==> flow/design.v <==
`timescale 1ns / 1ps
module module_fir(clk,rst,x,dataout);
parameter order = 5;
parameter data_len = 8;
parameter data_out_l = 16;  
reg [data_len-1:0]h[0:order];
initial
begin
h[0] = 8'b00000000;
h[1] = 8'b00000001;
h[2] = 8'b00000010;
h[3] = 8'b00000011;
h[4] = 8'b00000100;
h[5] = 8'b00000101;
end
input [data_len-1:0]x;
input clk,rst;
output wire [data_out_l-1:0]dataout;
reg [data_out_l-1:0]temp_res = 0;
reg [data_len-1:0] x_shift_reg[0:order];
initial
begin
x_shift_reg[0] = 8'b00000000;
x_shift_reg[1] = 8'b00000001;
x_shift_reg[2] = 8'b00000010;
x_shift_reg[3] = 8'b00000011;
x_shift_reg[4] = 8'b00000100;
x_shift_reg[5] = 8'b00000101;
end
integer i;
always@(posedge rst, negedge clk)
begin: always_loop
	if(rst)
	begin
		for(i=0;i<=order;i=i+1)
		begin
			x_shift_reg[i] = 0;
		end
	end
	else
	begin
		for(i=order;i>=1;i=i-1)
		begin
			x_shift_reg[i] = x_shift_reg[i-1];
		end
		x_shift_reg[0] = x;
		for(i=0;i<=order;i=i+1)
		begin
			temp_res = temp_res + (x_shift_reg[i]>>h[i]);
		end
	end
end
assign dataout = temp_res;
endmodule
**From RTL to reports: module_fir**

What the tools print for module_fir, step after step.
Line numbers count from 1 in the design file above.
A cell with -- has no value.

- Design top: module_fir
- Clock: clk
- Standard-cell library: sky130hd
- Library corner: tt_025C_1v80

**Word-level counts**

Counts by Yosys on the flattened word-level netlist (proc, flatten, opt, wreduce). Print and check cells are left out. Cells with the same type and inputs are merged into one.
Memory sizes are those after Yosys's memory passes, which may raise the word count (mostly to a power of two), join words into wider ones and drop unused or constant bits.

- Input bits: 10
- Register bits: 56
- Memories: 1
- Output and inout port bits: 16
- Bits in read-only memories: 24
- RAM bits: 0
- Cells after elaboration: 19
- Bits in latches: 0

- Mux-type cells: 0
- Multipliers: 0
- Equal/unequal tests: 0
- Div/mod/pow operators: 0
- $add $sub $neg: 6
- Bitwise operators: 0
- Magnitude comparators: 0
- Shift operators: 6
- Reduce/logical cells: 0

Memory list:

| memory | words | width | line | text |
|---|---|---|---|---|
| h | 8 | 3 | 6 | `reg [data_len-1:0]h[0:order];` |

Operators by type and width:

| cell | count |
|---|---|
| 16-bit adder | 6 |
| 8-bit by 8-bit right shift with 16-bit output | 6 |

**Depth**

Yosys ltp: most cells in a row. Word level: on the elaborated netlist, between registers, memories and ports. Mapped: between sequential cells and ports; inverters and the memories' decode and read muxes count.

- Word-level depth: 7
- ABC_AREA: 0
- Mapped depth: 15
- Gate-level depth less buffers: 15

**Synthesis result**

Source: synth_stat.txt of the flow (Yosys; design flattened, memories mapped). It holds for the ABC_AREA given above (unset counts as 0); a run with the other value may have another netlist.

Cell types:

| cell | count | area in all (um^2) |
|---|---|---|
| sky130_fd_sc_hd__dfrtn_1 | 25 | 625.6 |
| sky130_fd_sc_hd__edfxtp_1 | 16 | 480.461 |
| sky130_fd_sc_hd__fa_1 | 23 | 460.442 |
| sky130_fd_sc_hd__ha_1 | 31 | 387.872 |
| sky130_fd_sc_hd__inv_1 | 57 | 213.955 |
| sky130_fd_sc_hd__xnor2_1 | 8 | 70.067 |
| sky130_fd_sc_hd__a21o_1 | 7 | 52.55 |
| sky130_fd_sc_hd__a21oi_1 | 9 | 45.043 |
| sky130_fd_sc_hd__xor2_1 | 4 | 35.034 |
| sky130_fd_sc_hd__nand3_1 | 4 | 20.019 |
| sky130_fd_sc_hd__nand4_1 | 3 | 18.768 |
| sky130_fd_sc_hd__o211ai_1 | 2 | 15.014 |
| sky130_fd_sc_hd__o21ai_0 | 3 | 15.014 |
| sky130_fd_sc_hd__a211oi_2 | 1 | 12.512 |
| sky130_fd_sc_hd__a31oi_1 | 2 | 12.512 |
| sky130_fd_sc_hd__nand2b_1 | 2 | 12.512 |
| sky130_fd_sc_hd__nor2b_1 | 2 | 12.512 |
| sky130_fd_sc_hd__o211ai_2 | 1 | 12.512 |

Other cell types: 10; their cells: 14.

- Mapped area: 2583.7 um^2
- Buffers: 1
- Sequential area: 1106.1 um^2
- Flip-flops: 41
- Standard cells after synthesis: 214

## Implementation results

Record of 2 stored runs of the RTL-to-layout flow on module_fir, platform sky130hd. The runs are unordered. Constraints: input delay and output delay 20% of the set period each, output load 0.01 pF.
Among the settings, n/a means not set for that run.

| name | run 1 | run 2 |
|---|---|---|
| period_ns | 8.61 | 10.1 |
| CORE_UTILIZATION | 63 | 70 |
| SETUP_SLACK_MARGIN | 1.04 | n/a |
| HOLD_SLACK_MARGIN | 0.2 | n/a |
| CORE_MARGIN | 7 | 6 |
| CELL_PAD_IN_SITES_DETAIL_PLACEMENT | 2 | n/a |
| GPL_TIMING_DRIVEN | 1 | n/a |
| CTS_CLUSTER_SIZE | 93 | 89 |
| SLEW_MARGIN | 0 | 20 |
| MIN_ROUTING_LAYER | met2 | n/a |
| CAP_MARGIN | 20 | 20 |
| PLACE_DENSITY_LB_ADDON | n/a | 0.21 |
| CORE_ASPECT_RATIO | n/a | 0.55 |

Run 1: did not finish, placement stopped with DPL-0033
Run 2: did not finish, clock tree synthesis stopped with DPL-0038
